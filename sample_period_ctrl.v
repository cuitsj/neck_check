==> flow/design.v <==
module sample_period_ctrl(
    input clk,
    input rst_n,
    input en_sample,
    input signed [12:0] before_sample_data,
    output reg signed [12:0] after_sample_data,
    output reg sample_finish
);
reg [18:0] cnt;      
always @(posedge clk) begin
    if (!rst_n) begin
        cnt <= 0;
        after_sample_data <= 0;
        sample_finish <= 0;
    end
    else if (cnt == 19'd4999) begin  
            after_sample_data <= before_sample_data;
            sample_finish <= 1;
            cnt <= 0;
    end
    else begin
        cnt <= cnt + 1;
        sample_finish <= 0;
    end
end
endmodule
==> Tool chain data of sample_period_ctrl <==
Tool output for the design above, in the order of the flow.
Line numbers count from 1 in the design file above.
{ "setup": {"design": "sample_period_ctrl", "clk_port": "clk", "library": "sky130hd", "pvt_corner": "tt_025C_1v80"} }

==> Word level <==
Counts by Yosys on the flattened word-level netlist (proc, flatten, opt, wreduce; memories kept). Register bits leave out memories and registers merged into their read ports (data or address); mux counts leave out enables and synchronous resets folded into registers. Print and check cells are left out. Cells with the same type and inputs are merged into one.
{ "word_totals": {"register_bits": 33, "inputBits": 16, "output_inout_bits": 14, "word_cells": 8} }
{ "op_classes": {"addsub": 1, "eq_ne": 1, "mux": 1, "n_logic": 1, "reduce_and_logical": 1} }
{ "ops": {"columns": ["cell", "n"], "rows": [
  ["adder 19 x 1 -> 19 bit (second input constant)", 1],
  ["== test 19 x 13 -> 1 bit (second input constant)", 1],
  ["OR reduction 2 bit", 1],
  ["inverter 1 bit", 1],
  ["2-to-1 mux 1 bit", 1]
]} }

==> Longest topological paths <==
Longest topological path by Yosys (ltp), each cell counted once; first at word level (registers and memories cut), then after technology mapping (sequential cells cut; the memories' decode and read muxes count).
{ "depth": {"word_depth": 2, "ABC_AREA": 0, "mapped_depth": 7, "ltp_nobuf": 5} }

==> Synthesis result <==
The flow's flattened synthesis, as Yosys stat reports it; memories are mapped. The netlist is that of the ABC_AREA named above (0 if unset); the other value can give another one.
{ "types": {"columns": ["cell_type", "n", "area_total_um2"], "rows": [
  ["sky130_fd_sc_hd__dfxtp_1", 33, 660.634],
  ["sky130_fd_sc_hd__a21boi_1", 13, 97.594],
  ["sky130_fd_sc_hd__xnor2_1", 11, 96.342],
  ["sky130_fd_sc_hd__nand3_1", 17, 85.082],
  ["sky130_fd_sc_hd__nor4_4", 4, 85.082],
  ["sky130_fd_sc_hd__nor2_1", 19, 71.318],
  ["sky130_fd_sc_hd__o21ai_0", 13, 65.062],
  ["sky130_fd_sc_hd__nor4_2", 3, 37.536],
  ["sky130_fd_sc_hd__nand4b_4", 1, 23.773],
  ["sky130_fd_sc_hd__nand2_1", 6, 22.522],
  ["sky130_fd_sc_hd__buf_12", 1, 20.019],
  ["sky130_fd_sc_hd__mux2i_1", 2, 20.019],
  ["sky130_fd_sc_hd__nand3_2", 2, 20.019],
  ["sky130_fd_sc_hd__nor3_1", 4, 20.019],
  ["sky130_fd_sc_hd__nand4_1", 3, 18.768],
  ["sky130_fd_sc_hd__nand3_4", 1, 17.517],
  ["sky130_fd_sc_hd__xor2_1", 2, 17.517],
  ["sky130_fd_sc_hd__o21ai_4", 1, 16.266]
]} }
Other cell types: 21; their cells: 29.
{ "mapped": {"cells": 165, "yosys_area_um2": 1611.5, "seq_area_um2": 660.6, "ff_cells": 33, "buffers": 9} }

==> Worst setup path after synthesis <==
OpenSTA on the mapped netlist: ideal clock, no wires. The path of least setup slack (recovery checks aside). Input and output delay are each 20% of the period. Register names are those of the netlist, which keeps one name where synthesis merged equal registers.
{ "synth_path": {"path_kind": "register to register", "start": "register cnt[0]", "end": "register after_sample_data[10]", "tclk_ns": 2.37, "setup_time_ns": 0.070, "t_first_pin_ns": 0.000, "arrival_time_ns": 1.462, "t_required_ns": 2.300, "setup_slack_ns": 0.838, "path_delay_ns": 1.532, "driving_pins": 8, "path_buffers": 2, "synth_period_reached_ns": 1.532} }
"path_delay_ns" = arrival - input delay + setup time.
"driving_pins": output pins that drive a net of the path, with the launching flip-flop's if there is one; two outputs of one cell count as two.
"synth_period_reached_ns" is the clock period less the worst setup slack; recovery checks do not enter. This is arithmetic on one report: input and output delays are still those of the set period (20% each).
The rows between start and end are the longest chain of elaborated cells between them; the timing report does not say that the signal goes this way. Where chains are equally long, one stands for them.
Each line given opens the expression or statement behind the cell; cells for indexed reads and writes are added by Yosys, which also makes memories of some case tables.
A register here has more assigning lines than the two given.
{ "synth_via": {"cell_sequence": "sky130_fd_sc_hd__dfxtp_1 sky130_fd_sc_hd__ha_1 sky130_fd_sc_hd__nand4b_2 sky130_fd_sc_hd__and3b_1 sky130_fd_sc_hd__buf_6 sky130_fd_sc_hd__buf_12 sky130_fd_sc_hd__nand3_1 sky130_fd_sc_hd__a21boi_1", "elab_chain_len": 1, "cone_cells": 1, "lines_between": 1, "cone_classes": "1 x eq/ne"} }
{ "synth_lines": {"columns": ["item", "line_no", "text"], "rows": [
  ["from (decl)", 9, "reg [18:0] cnt;"],
  ["from (assign)", 12, "cnt <= 0;"],
  ["from (assign)", 22, "cnt <= cnt + 1;"],
  ["== test 19 x 13 -> 1 bit", 16, "else if (cnt == 19'd4999) begin"],
  ["to (assign)", 13, "after_sample_data <= 0;"],
  ["to (assign)", 17, "after_sample_data <= before_sample_data;"],
  ["to (decl)", 6, "output reg signed [12:0] after_sample_data,"]
]} }

==> Timing after layout <==
From the final timing report of stored run 1: the path of least setup slack in the routed layout; clock arrival at registers is part of the times.
{ "layout_path": {"path_kind": "register to register", "start": "register cnt[11]", "end": "register cnt[7]", "tclk_ns": 2.02, "setup_time_ns": 0.11, "t_first_pin_ns": 0.28, "arrival_time_ns": 1.78, "t_required_ns": 2.19, "setup_slack_ns": 0.42, "driving_pins": 6, "path_buffers": 1} }
The rows between start and end are the longest chain of elaborated cells between them; the timing report does not say that the signal goes this way. Where chains are equally long, one stands for them.
A register here has more assigning lines than the two given.
{ "layout_via": {"cell_sequence": "sky130_fd_sc_hd__dfxtp_1 sky130_fd_sc_hd__nor4_4 sky130_fd_sc_hd__nand4b_4 sky130_fd_sc_hd__o21ai_4 sky130_fd_sc_hd__buf_12 sky130_fd_sc_hd__nor2_1", "elab_chain_len": 2, "cone_cells": 2, "lines_between": 1, "cone_classes": "1 x eq/ne; 1 x reduce/logical"} }
{ "layout_lines": {"columns": ["item", "line_no", "text"], "rows": [
  ["from (decl)", 9, "reg [18:0] cnt;"],
  ["from (assign)", 12, "cnt <= 0;"],
  ["from (assign)", 22, "cnt <= cnt + 1;"],
  ["== test 19 x 13 -> 1 bit", 16, "else if (cnt == 19'd4999) begin"],
  ["OR reduction 2 bit", null, null],
  ["to (assign)", 19, "cnt <= 0;"],
  ["to (assign)", 22, null],
  ["to (decl)", 9, null]
]} }

Subject: sample_period_ctrl on sky130hd, stored results

Hello all,

2 stored runs of sample_period_ctrl in the flow (synthesis by Yosys, layout by OpenROAD, sky130hd cells), in arbitrary order. Constraints: input delay and output delay 20% of the set period each, output load 0.01 pF.
"worst setup path time (ns)" = time allowed to the worst setup path (clock period - input delay - output delay, where it has them) - its slack; a late launch clock adds to it, a late capture clock takes from it.
"finish__power__total" rests on the timing tool's default activity at the inputs, not on a simulated workload.

settings of stored run 1
{
  "period_ns": 2.02,
  "CORE_UTILIZATION": 30,
  "SETUP_SLACK_MARGIN": 0.31,
  "PLACE_DENSITY_LB_ADDON": 0.15,
  "CORE_ASPECT_RATIO": 1.16,
  "CELL_PAD_IN_SITES_DETAIL_PLACEMENT": 0,
  "GPL_TIMING_DRIVEN": 1,
  "GPL_ROUTABILITY_DRIVEN": 1,
  "MIN_ROUTING_LAYER": "met2",
  "CAP_MARGIN": 20,
  "CORE_MARGIN": 2,
  "SLEW_MARGIN": 20
}
report of stored run 1
yosys chip area after synthesis (um^2): 1611.5
finish__design__die__area: 5975.8
finish__design__instance__utilization: 0.3950
finish__timing__setup__ws: 0.416
finish__power__total: 1.210e-03
worst setup path time (ns): 1.60
worst setup path kind: register to register

settings of stored run 2
{
  "period_ns": 2.09,
  "CORE_UTILIZATION": 36,
  "SETUP_SLACK_MARGIN": 0.09,
  "PLACE_DENSITY_LB_ADDON": 0.01,
  "CELL_PAD_IN_SITES_GLOBAL_PLACEMENT": 0,
  "TNS_END_PERCENT": 55,
  "GPL_TIMING_DRIVEN": 0,
  "GPL_ROUTABILITY_DRIVEN": 0,
  "CTS_CLUSTER_DIAMETER": 121,
  "CAP_MARGIN": 15,
  "SLEW_MARGIN": 5,
  "CORE_MARGIN": 2
}
report of stored run 2
yosys chip area after synthesis (um^2): 1611.5
finish__design__die__area: 5027.5
finish__design__instance__utilization: 0.4716
finish__timing__setup__ws: 0.329
finish__power__total: 1.148e-03
worst setup path time (ns): 1.76
worst setup path kind: register to register

Thanks
