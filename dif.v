==> flow/design.v <==
module dif(
    input                       clk,
	input                       rst_n,               
	input                       en_dif,              
	input signed [12:0]         current_data,        
    output reg signed [12:0]    first_dif_data,      
    output reg signed [12:0]    second_dif_data,     
	output reg signed [12:0]    third_dif_data,      
	output reg                  dif_finish     
);
reg signed [12:0] last_one_data;     
reg signed [12:0] last_two_data;     
reg signed [12:0] last_three_data;   
always @(posedge clk or negedge rst_n) begin
    if(!rst_n) begin
        first_dif_data      <= 13'd0;
        second_dif_data     <= 13'd0;
        third_dif_data      <= 13'd0;
        last_one_data       <= 13'd0;
        last_two_data       <= 13'd0;
        last_three_data     <= 13'd0;
        dif_finish          <= 1'b0;
    end
    else if (en_dif) begin
        first_dif_data      <= current_data-last_one_data;
        second_dif_data     <= current_data-last_one_data-last_one_data+last_two_data;
        third_dif_data      <= current_data-last_one_data-last_one_data+last_two_data-last_one_data+last_two_data+last_two_data-last_three_data;
        last_three_data     <= last_two_data;
        last_two_data       <= last_one_data;
        last_one_data       <= current_data;
        dif_finish          <= 1'b1;
    end
    else
        dif_finish          <= 1'b0;
end
endmodule
Step by step through the tools: dif
What the tools print for dif, step after step.
Lines are those of the file above, counted from 1.
The mark n/a stands for no value.
- design top: dif
- clock port: clk
- standard-cell library: sky130hd
- timing corner: tt_025C_1v80

Word-level counts
Counts by Yosys on the flattened word-level netlist (proc, flatten, opt, wreduce; memories kept). Register bits leave out memories and registers merged into their read ports (data or address); mux counts leave out enables and synchronous resets folded into registers. Print and check cells are left out. Cells with the same type and inputs are merged into one.
- register bits: 79
- bits of input ports: 16
- noted output and inout bits: 40
- elaborated cells: 15
- $add $sub $neg at 7
- noted muxes and demuxes: 1
- operator list (operator ; number):
    subtractor 13 bit ; 4
    adder 13 bit ; 3
    2-to-1 mux 1 bit ; 1

Logic depth
Longest topological path by Yosys (ltp), each cell counted once; first at word level (registers and memories cut), then after technology mapping (sequential cells cut; the memories' decode and read muxes count).
- depth in word-level cells at 7
- ABC_AREA at 0
- depth in mapped cells: 25
- mapped depth without buffers at 25

Netlist
The flow's flattened synthesis, as Yosys stat reports it; memories are mapped. The netlist is that of the ABC_AREA named above (0 if unset); the other value can give another one.
The area totals of this step are shown rounded.
- standard cells after synthesis: 519
- noted cell area after synthesis: 5400 µm²
- noted sequential area: 2000 µm²
- noted flip-flops: 79
- noted buffers: 13
- cell types (type ; number ; area in all (µm²)):
    sky130_fd_sc_hd__dfrtp_1 ; 79 ; 1.98E+03
    sky130_fd_sc_hd__fa_1 ; 35 ; 700.672
    sky130_fd_sc_hd__ha_1 ; 40 ; 500.48
    sky130_fd_sc_hd__mux2_2 ; 29 ; 326.563
    sky130_fd_sc_hd__inv_1 ; 82 ; 307.795
    sky130_fd_sc_hd__o21ai_0 ; 46 ; 230.221
    sky130_fd_sc_hd__xnor2_1 ; 26 ; 227.718
    sky130_fd_sc_hd__nand2_1 ; 35 ; 131.376
    sky130_fd_sc_hd__a21oi_1 ; 22 ; 110.106
    sky130_fd_sc_hd__mux2i_1 ; 11 ; 110.106
    sky130_fd_sc_hd__xor2_1 ; 12 ; 105.101
    sky130_fd_sc_hd__nor2_1 ; 24 ; 90.086
    sky130_fd_sc_hd__a21o_1 ; 9 ; 67.565
    sky130_fd_sc_hd__o21a_1 ; 8 ; 60.058
    sky130_fd_sc_hd__clkbuf_1 ; 12 ; 45.043
    sky130_fd_sc_hd__nor3_1 ; 8 ; 40.038
    sky130_fd_sc_hd__nand2b_1 ; 5 ; 31.28
    sky130_fd_sc_hd__a2111oi_0 ; 3 ; 26.275
Other cell types: 20; their cells: 33.

Timing after synthesis
Path of least setup slack by OpenSTA after synthesis, without wires, with an ideal clock, recovery checks aside; 20% of the period is set as input and as output delay. Where synthesis merged equal registers, the netlist keeps one of their names.
- kind: input port to flip-flop
- start point: input port current_data[1]
- end point: register third_dif_data[12]
- period at 15.1 ns
- external input delay at 3.020 ns
- library setup time: 0.125 ns
- time at the first pin at 3.020 ns
- arrival: 8.107 ns
- data required time: 14.975 ns
- slack: 6.868 ns
- path delay at 5.212 ns
- stages at 24
- noted buffers on the path: 0
- synthesis period reached: 8.232 ns
"path delay" is the arrival time less input delay plus setup time.
"stages" counts driving pins, that of a launching flip-flop among them; a cell with two outputs on the path counts twice.
"synthesis period reached" = period - worst setup slack (recovery checks aside). The figure is calculated, with input and output delays left at 20% of the set period.
The rows between start and end are the longest chain of elaborated cells between them; the timing report does not say that the signal goes this way. Where chains are equally long, one stands for them.
Each line given opens the expression or statement behind the cell; cells for indexed reads and writes are added by Yosys, which also makes memories of some case tables.
- cell sequence: sky130_fd_sc_hd__ha_1 sky130_fd_sc_hd__nor2b_1 sky130_fd_sc_hd__o21a_1 sky130_fd_sc_hd__o21a_1 sky130_fd_sc_hd__o21ai_0 sky130_fd_sc_hd__nand2b_1 sky130_fd_sc_hd__xnor2_1 sky130_fd_sc_hd__fa_1 sky130_fd_sc_hd__inv_1 sky130_fd_sc_hd__ha_1 sky130_fd_sc_hd__or2_2 sky130_fd_sc_hd__o22a_1 sky130_fd_sc_hd__a31o_2 sky130_fd_sc_hd__a31oi_1 sky130_fd_sc_hd__xnor2_1 sky130_fd_sc_hd__fa_1 sky130_fd_sc_hd__ha_1 sky130_fd_sc_hd__a21o_1 sky130_fd_sc_hd__a21o_1 sky130_fd_sc_hd__a21oi_1 sky130_fd_sc_hd__o31ai_1 sky130_fd_sc_hd__xnor3_1 sky130_fd_sc_hd__xor2_1 sky130_fd_sc_hd__mux2_2
- cells in the longest elaborated chain: 7
- noted elaborated cells between the ends (all ways): 7
- those cells by class: 7 x add/sub
- ends and longest elaborated chain, after synthesis (item ; line ; source):
    start: declaration ; 5 ; input signed [12:0] current_data,
    subtractor 13 bit (2 in a row) ; 27 ; third_dif_data      <= current_data-last_one_data-last_one_data+last_two_data-last_one_data+last_two_data+last ...
    adder 13 bit ; 27 ;
    subtractor 13 bit ; 27 ;
    adder 13 bit (2 in a row) ; 27 ;
    subtractor 13 bit ; 27 ;
    end: assignment ; 18 ; third_dif_data      <= 13'd0;
    end: assignment ; 27 ;
    end: declaration ; 8 ; output reg signed [12:0] third_dif_data,

Path in the finished layout
Path of least setup slack in the final report of flow run 1 (OpenROAD, finished layout, wires in). Where an end is a register, its clock arrival counts in the times.
- kind: input port to flip-flop
- start point: input port current_data[1]
- end point: register third_dif_data[12]
- period at 10.0 ns
- external input delay at 2.00 ns
- library setup time: 0.11 ns
- time at the first pin at 2.00 ns
- arrival: 8.25 ns
- data required time: 10.24 ns
- slack: 1.98 ns
- stages at 24
- noted buffers on the path: 1
The rows between start and end are the longest chain of elaborated cells between them; the timing report does not say that the signal goes this way. Where chains are equally long, one stands for them.
- cell sequence: sky130_fd_sc_hd__clkdlybuf4s50_1 sky130_fd_sc_hd__ha_1 sky130_fd_sc_hd__nor2b_1 sky130_fd_sc_hd__o21a_1 sky130_fd_sc_hd__o21ai_0 sky130_fd_sc_hd__a2111oi_0 sky130_fd_sc_hd__a2111oi_0 sky130_fd_sc_hd__xor2_1 sky130_fd_sc_hd__fa_1 sky130_fd_sc_hd__inv_1 sky130_fd_sc_hd__ha_1 sky130_fd_sc_hd__and3_1 sky130_fd_sc_hd__o311a_1 sky130_fd_sc_hd__a21oi_1 sky130_fd_sc_hd__nor2b_1 sky130_fd_sc_hd__xnor2_1 sky130_fd_sc_hd__fa_1 sky130_fd_sc_hd__ha_1 sky130_fd_sc_hd__a21o_1 sky130_fd_sc_hd__a21oi_1 sky130_fd_sc_hd__o31ai_1 sky130_fd_sc_hd__xnor3_1 sky130_fd_sc_hd__xor2_1 sky130_fd_sc_hd__mux2_2
- cells in the longest elaborated chain: 7
- noted elaborated cells between the ends (all ways): 7
- those cells by class: 7 x add/sub
- ends and longest elaborated chain, after layout (item ; line ; source):
    start: declaration ; 5 ; input signed [12:0] current_data,
    subtractor 13 bit (2 in a row) ; 27 ; third_dif_data      <= current_data-last_one_data-last_one_data+last_two_data-last_one_data+last_two_data+last ...
    adder 13 bit ; 27 ;
    subtractor 13 bit ; 27 ;
    adder 13 bit (2 in a row) ; 27 ;
    subtractor 13 bit ; 27 ;
    end: assignment ; 18 ; third_dif_data      <= 13'd0;
    end: assignment ; 27 ;
    end: declaration ; 8 ; output reg signed [12:0] third_dif_data,

# Flow runs of dif

Top module dif; platform sky130hd; tools Yosys and OpenROAD; 2 stored runs in no particular order. Input and output delays are each 20% of the period that was set; the output load is 0.01 pF.
"time used up by the worst setup path" means the part of the period allowed to the worst setup path (the constraints hold back 20% at inputs and 20% at outputs) less its slack; where the path has registers, the arrival times of their clocks count too.
By "power" is meant OpenSTA's value without simulated activity: inputs other than the clock are taken to toggle once in ten clock periods, and the tool carries that through the logic.
The measured numbers are rounded.

Flow run 1
Settings were period_ns = 10.0; CORE_UTILIZATION = 34; SETUP_SLACK_MARGIN = 0.29; PLACE_DENSITY_LB_ADDON = 0.05; HOLD_SLACK_MARGIN = 0.2; CORE_ASPECT_RATIO = 1.37; CORE_MARGIN = 5; CELL_PAD_IN_SITES_DETAIL_PLACEMENT = 1; CAP_MARGIN = 0; SLEW_MARGIN = 5; MAX_ROUTING_LAYER = met4
- smallest setup slack: 2.0 ns
- power at 0.0026 W
- noted the time used up by the worst setup path: 6.02 ns
- kind of the worst setup path: input port to flip-flop
- setup TNS: 0.000 ns
- chip area after synthesis (Yosys): 5400 µm²
- total die area: 18000 µm²
- noted the standard-cell area after layout: 6400 µm²

Flow run 2
Settings were period_ns = 10.5; CORE_UTILIZATION = 50; SETUP_SLACK_MARGIN = -0.06; PLACE_DENSITY = 0.46; TNS_END_PERCENT = 5; ABC_AREA = 0; GPL_TIMING_DRIVEN = 0; GPL_ROUTABILITY_DRIVEN = 0; CAP_MARGIN = 10; SLEW_MARGIN = 35; CORE_MARGIN = 2
- smallest setup slack: 2.3 ns
- power at 0.0024 W
- noted the time used up by the worst setup path: 6.09 ns
- kind of the worst setup path: input port to flip-flop
- setup TNS: 0.000 ns
- chip area after synthesis (Yosys): 5400 µm²
- total die area: 12000 µm²
- noted the standard-cell area after layout: 6300 µm²
